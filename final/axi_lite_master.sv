==> flow/design.v <==
package axi_lite_pkg;
	localparam ADDR_WIDTH = 32;
	localparam DATA_WIDTH = 32;
	localparam STRB_WIDTH = DATA_WIDTH / 8;
	localparam RESP_OKAY   = 2'b00;
	localparam RESP_EXOKAY = 2'b01;
	localparam RESP_SLVERR = 2'b10;
	localparam RESP_DECERR = 2'b11;
	typedef logic [ADDR_WIDTH - 1 : 0] addr_t;
	typedef logic [DATA_WIDTH - 1 : 0] data_t;
	typedef logic [STRB_WIDTH - 1 : 0] strb_t;
	typedef logic [1 : 0] resp_t;
	typedef struct packed {
		addr_t addr;
		logic valid;
		logic ready;
	} ar_chan_t;
	typedef struct packed {
		data_t data;
		resp_t resp;
		logic valid;
		logic ready;
	} r_chan_t;
	typedef struct packed {
		addr_t addr;
		logic valid;
		logic ready;
	} aw_chan_t;
	typedef struct packed {
		data_t data;
		strb_t strb;
		logic valid;
		logic ready;
	} w_chan_t;
	typedef struct packed {
		resp_t resp;
		logic valid;
		logic ready;
	} b_chan_t;
	typedef struct packed {
		ar_chan_t ar;
		r_chan_t r;
		aw_chan_t aw;
		w_chan_t w;
		b_chan_t b;
	} axi_lite_bus_t;
endpackage
package axi_lite_pkg;
	localparam ADDR_WIDTH = 32;
	localparam DATA_WIDTH = 32;
	localparam STRB_WIDTH = DATA_WIDTH / 8;
	localparam RESP_OKAY   = 2'b00;
	localparam RESP_EXOKAY = 2'b01;
	localparam RESP_SLVERR = 2'b10;
	localparam RESP_DECERR = 2'b11;
	typedef logic [ADDR_WIDTH - 1 : 0] addr_t;
	typedef logic [DATA_WIDTH - 1 : 0] data_t;
	typedef logic [STRB_WIDTH - 1 : 0] strb_t;
	typedef logic [1 : 0] resp_t;
	typedef struct packed {
		addr_t addr;
		logic valid;
		logic ready;
	} ar_chan_t;
	typedef struct packed {
		data_t data;
		resp_t resp;
		logic valid;
		logic ready;
	} r_chan_t;
	typedef struct packed {
		addr_t addr;
		logic valid;
		logic ready;
	} aw_chan_t;
	typedef struct packed {
		data_t data;
		strb_t strb;
		logic valid;
		logic ready;
	} w_chan_t;
	typedef struct packed {
		resp_t resp;
		logic valid;
		logic ready;
	} b_chan_t;
	typedef struct packed {
		ar_chan_t ar;
		r_chan_t r;
		aw_chan_t aw;
		w_chan_t w;
		b_chan_t b;
	} axi_lite_bus_t;
endpackage
module axi_lite_master #(
    parameter ADDR_W = 32,
    parameter DATA_W = 32,
    parameter STRB_W = DATA_W/8
)(
    input  logic                     aclk,
    input  logic                     areset_n,
    input  logic                     start_read,    
    input  logic                     start_write,   
    input  logic [ADDR_W-1:0]        addr,          
    input  logic [DATA_W-1:0]        data,          
    input  logic [STRB_W-1:0]        wstrb,         
    output logic [DATA_W-1:0]        debug_rdata,   
    output logic                     ARVALID,
    input  logic                     ARREADY,
    output logic [ADDR_W-1:0]        ARADDR,
    input  logic                     RVALID,
    output logic                     RREADY,
    input  logic [DATA_W-1:0]        RDATA,
    output logic                     AWVALID,
    input  logic                     AWREADY,
    output logic [ADDR_W-1:0]        AWADDR,
    output logic                     WVALID,
    input  logic                     WREADY,
    output logic [DATA_W-1:0]        WDATA,
    output logic [STRB_W-1:0]        WSTRB,
    input  logic                     BVALID,
    output logic                     BREADY
);
    logic [ADDR_W-1:0]  rd_addr_q, wr_addr_q;
    logic [DATA_W-1:0]  wr_data_q;
    logic [STRB_W-1:0]  wr_strb_q;
    always_ff @(posedge aclk or negedge areset_n) begin
        if (!areset_n) begin
            rd_addr_q  <= '0;
            wr_addr_q  <= '0;
            wr_data_q  <= '0;
            wr_strb_q  <= '0;
        end else begin
            if (start_read)  rd_addr_q <= addr;
            if (start_write) begin
                wr_addr_q  <= addr;
                wr_data_q  <= data;
                wr_strb_q  <= wstrb;
            end
        end
    end
    typedef enum logic [1:0] {W_IDLE, W_ADDRDATA, W_RESP} wr_state_t;
    wr_state_t wr_state, wr_next;
    always_comb begin
        AWVALID  = 1'b0;
        WVALID   = 1'b0;
        BREADY   = 1'b0;
        AWADDR   = wr_addr_q;
        WDATA    = wr_data_q;
        WSTRB    = wr_strb_q;
        wr_next  = wr_state;
        unique case (wr_state)
            W_IDLE: begin
                if (start_write) begin
                    AWVALID = 1'b1;
                    WVALID  = 1'b1;
                    wr_next = W_ADDRDATA;
                end
            end
            W_ADDRDATA: begin
                AWVALID = 1'b1;            
                WVALID  = 1'b1;            
                if (AWREADY && WREADY) begin
                    wr_next = W_RESP;
                end
            end
            W_RESP: begin
                BREADY = 1'b1;              
                if (BVALID) begin
                    wr_next = W_IDLE;
                end
            end
        endcase
    end
    always_ff @(posedge aclk or negedge areset_n) begin
        if (!areset_n)
            wr_state <= W_IDLE;
        else
            wr_state <= wr_next;
    end
    typedef enum logic [1:0] {R_IDLE, R_ADDR, R_DATA} rd_state_t;
    rd_state_t rd_state, rd_next;
    always_comb begin
        ARVALID  = 1'b0;
        RREADY   = 1'b0;
        ARADDR   = rd_addr_q;
        rd_next  = rd_state;
        unique case (rd_state)
            R_IDLE: begin
                if (start_read) begin
                    ARVALID = 1'b1;
                    rd_next = R_ADDR;
                end
            end
            R_ADDR: begin
                ARVALID = 1'b1;             
                if (ARREADY) begin
                    rd_next = R_DATA;
                end
            end
            R_DATA: begin
                RREADY = 1'b1;              
                if (RVALID) begin
                    rd_next = R_IDLE;
                end
            end
        endcase
    end
    always_ff @(posedge aclk or negedge areset_n) begin
        if (!areset_n)
            rd_state <= R_IDLE;
        else
            rd_state <= rd_next;
    end
    always_ff @(posedge aclk or negedge areset_n) begin
        if (!areset_n)
            debug_rdata <= '0;
        else if (RVALID && RREADY)
            debug_rdata <= RDATA;
    end
endmodule
# From RTL to reports: axi_lite_master
# The steps from the RTL of axi_lite_master to its reports follow in flow order.
# Lines are those of the file above, counted from 1.
# Operators carry their Yosys type and port widths (W data, S select, Z words).
# Cell names lack the library's common part.
setup:
  design: "axi_lite_master"
  clk_port: "aclk"
  cell_library: "sky130hd"
  pvt_corner: "tt_025C_1v80"

# Word level
# Counts by Yosys on the flattened word-level netlist (proc, flatten, opt, wreduce; memories kept). Register bits leave out memories and registers merged into their read ports (data or address). Print and check cells are left out. Cells with the same type and inputs are merged into one.
bits:
  wordCells: 39
  in_bits: 109
  regBits: 136
op_classes:
  reduce_logical: 8
  muxes: 14
  equal: 10
ops:
  columns: ["cell", "count"]
  rows:
  - ["$ne A2 B2 Y1 const B", 6]
  - ["$pmux W2 S3", 2]
  - ["$mux W2", 6]
  - ["$reduce_and A3 Y1", 2]
  - ["$pmux W1 S3", 2]
  - ["$eq A2 B1 Y1 const B", 2]
  - ["$eq A2 B2 Y1 const B", 2]
  - ["$logic_not A2 Y1", 2]
  - ["$reduce_or A2 Y1", 2]
  - ["$pmux W1 S2", 2]
  - ["$logic_and A1 B1 Y1", 2]
  - ["$mux W1", 2]

# Logic depth
# Yosys ltp: most cells in a row. Word level: on the elaborated netlist, between registers, memories and ports. Mapped: between sequential cells and ports; inverters and the memories' decode and read muxes count.
depth:
  word_depth: 4
  abc_area: 0
  mapped_depth: 4
  depth_no_buf: 2

# Netlist
# Yosys stat after the flow's synthesis: flattened, memories mapped to cells. It holds for the ABC_AREA given above (unset counts as 0); a run with the other value may have another netlist.
mapped:
  mapped_area_um2: 5572.8
  ff_cells: 138
  mapped_cells: 305
types:
  columns: ["cell", "count", "type_area_um2"]
  rows:
  - ["dfrtp_1", 136, 3.4E+03]
  - ["mux2_4", 96, 1.44E+03]
  - ["mux2_2", 36, 405.389]
  - ["buf_6", 15, 168.912]
  - ["dfstp_2", 2, 52.55]
  - ["o21ai_0", 5, 25.024]
  - ["inv_1", 5, 18.768]
  - ["a21o_1", 2, 15.014]
  - ["nand2_1", 4, 15.014]
  - ["a22o_1", 1, 8.758]
  - ["buf_4", 1, 7.507]
  - ["nand2_2", 1, 6.256]
  - ["nand3_1", 1, 5.005]

# Timing after synthesis
# OpenSTA on the mapped netlist: ideal clock, no wires. The path of least setup slack (recovery checks aside). Input and output delay are each 20% of the period. Register names are those of the netlist, which keeps one name where synthesis merged equal registers.
synth_timing:
  path_type: "register to register"
  startpoint: "reg rd_state"
  endpoint: "reg debug_rdata[10]"
  setup_time_ns: 0.125
  t_first_pin_ns: 0.000
  path_stages: 4
  delay_ns: 1.159
  path_slack_ns: 0.071
  arrival_time_ns: 1.034
  required_time_ns: 1.105
  clock_period_ns: 1.23
  period_less_setup_slack_ns: 1.159
# "delay_ns" = arrival - input delay + setup time.
# "path_stages": output pins that drive a net of the path, with the launching flip-flop's if there is one; two outputs of one cell count as two.
# "period_less_setup_slack_ns" is the clock period less the worst setup slack; recovery checks do not enter. This is arithmetic on one report: input and output delays are still those of the set period (20% each).
# An end named without its bit number is one bit of that signal or, where synthesis recoded a state register, one of its new flip-flops.
synth_via:
  path_cell_list: "dfrtp_1 nand2_2 buf_6 mux2_4"
synth_rtl:
  columns: ["item", "line", "rtl"]
  rows:
  - ["start: declaration", 182, "rd_state_t rd_state, rd_next;"]
  - ["start: assignment", 211, "rd_state <= R_IDLE;"]
  - ["start: assignment", 213, "rd_state <= rd_next;"]
  - ["end: assignment", 217, "debug_rdata <= '0;"]
  - ["end: assignment", 219, "debug_rdata <= RDATA;"]
  - ["end: declaration", 107, "output logic [DATA_W-1:0]        debug_rdata,"]
# No chain of elaborated cells between the ends is given.

# Worst path after layout
# Path of least setup slack in the final report of stored run 1 (OpenROAD, finished layout, wires in). Where an end is a register, its clock arrival counts in the times.
layout_timing:
  path_type: "register to output"
  startpoint: "reg wr_state"
  endpoint: "out WVALID"
  t_first_pin_ns: 0.40
  arrival_time_ns: 1.14
  required_time_ns: 0.73
  clock_period_ns: 0.918
  path_slack_ns: -0.41
  path_stages: 4
# An end named without its bit number is one bit of that signal or, where synthesis recoded a state register, one of its new flip-flops.
layout_via:
  path_cell_list: "dfrtp_1 inv_2 a21o_1 buf_2"
layout_rtl:
  columns: ["item", "line", "rtl"]
  rows:
  - ["start: declaration", 143, "wr_state_t wr_state, wr_next;"]
  - ["start: assignment", 177, "wr_state <= W_IDLE;"]
  - ["start: assignment", 179, "wr_state <= wr_next;"]
  - ["end: declaration", 117, "output logic                     WVALID,"]
# No chain of elaborated cells between the ends is given.

# Measured results for axi_lite_master: 2 stored runs of the Yosys and OpenROAD flow on sky130hd. The settings differ; the order carries no meaning. The constraints put input and output delay at 20% of the set period each and load the outputs with 0.01 pF.
# By "period_less_ws_ns" is meant the clock period of the run minus its worst setup slack. This is arithmetic on one report: input and output delays are still those of the set period (20% each).
# By "worst_path_ns" is meant the share of the clock period that the worst setup path is allowed (20% is reserved at inputs, 20% at outputs), minus its slack. Clock arrival times at its registers enter into it.
runs:
  - name: "stored run 1"
    settings:
      period_ns: 0.918
      CORE_UTILIZATION: 35
      PLACE_DENSITY: 0.69
      CELL_PAD_IN_SITES_GLOBAL_PLACEMENT: 0
      CELL_PAD_IN_SITES_DETAIL_PLACEMENT: 0
      TNS_END_PERCENT: 85
      ABC_AREA: 0
      CTS_CLUSTER_SIZE: 13
      CTS_CLUSTER_DIAMETER: 219
      MAX_ROUTING_LAYER: "met4"
      CAP_MARGIN: 20
      CORE_MARGIN: 2
      SLEW_MARGIN: 20
    results:
      synth_chip_area_um2: 5572.8
      design.die.area_um2: 16948.1
      finalUtil_pct: 60.2
      final_setup_ws_ns: -0.408
      setup_tns_ns: -37.733
      period_less_ws_ns: 1.326
      worst_path_ns: 1.14
      worstPathKind: "register to output"
  - name: "stored run 2"
    settings:
      period_ns: 1.29
      SETUP_SLACK_MARGIN: 0.09
      CAP_MARGIN: 20
      CORE_MARGIN: 2
      CORE_UTILIZATION: 40
      SLEW_MARGIN: 20
    results:
      synth_chip_area_um2: 5572.8
      design.die.area_um2: 14892.5
      finalUtil_pct: 66.9
      final_setup_ws_ns: -0.126
      setup_tns_ns: -0.476
      period_less_ws_ns: 1.416
      worst_path_ns: 1.16
      worstPathKind: "register to output"
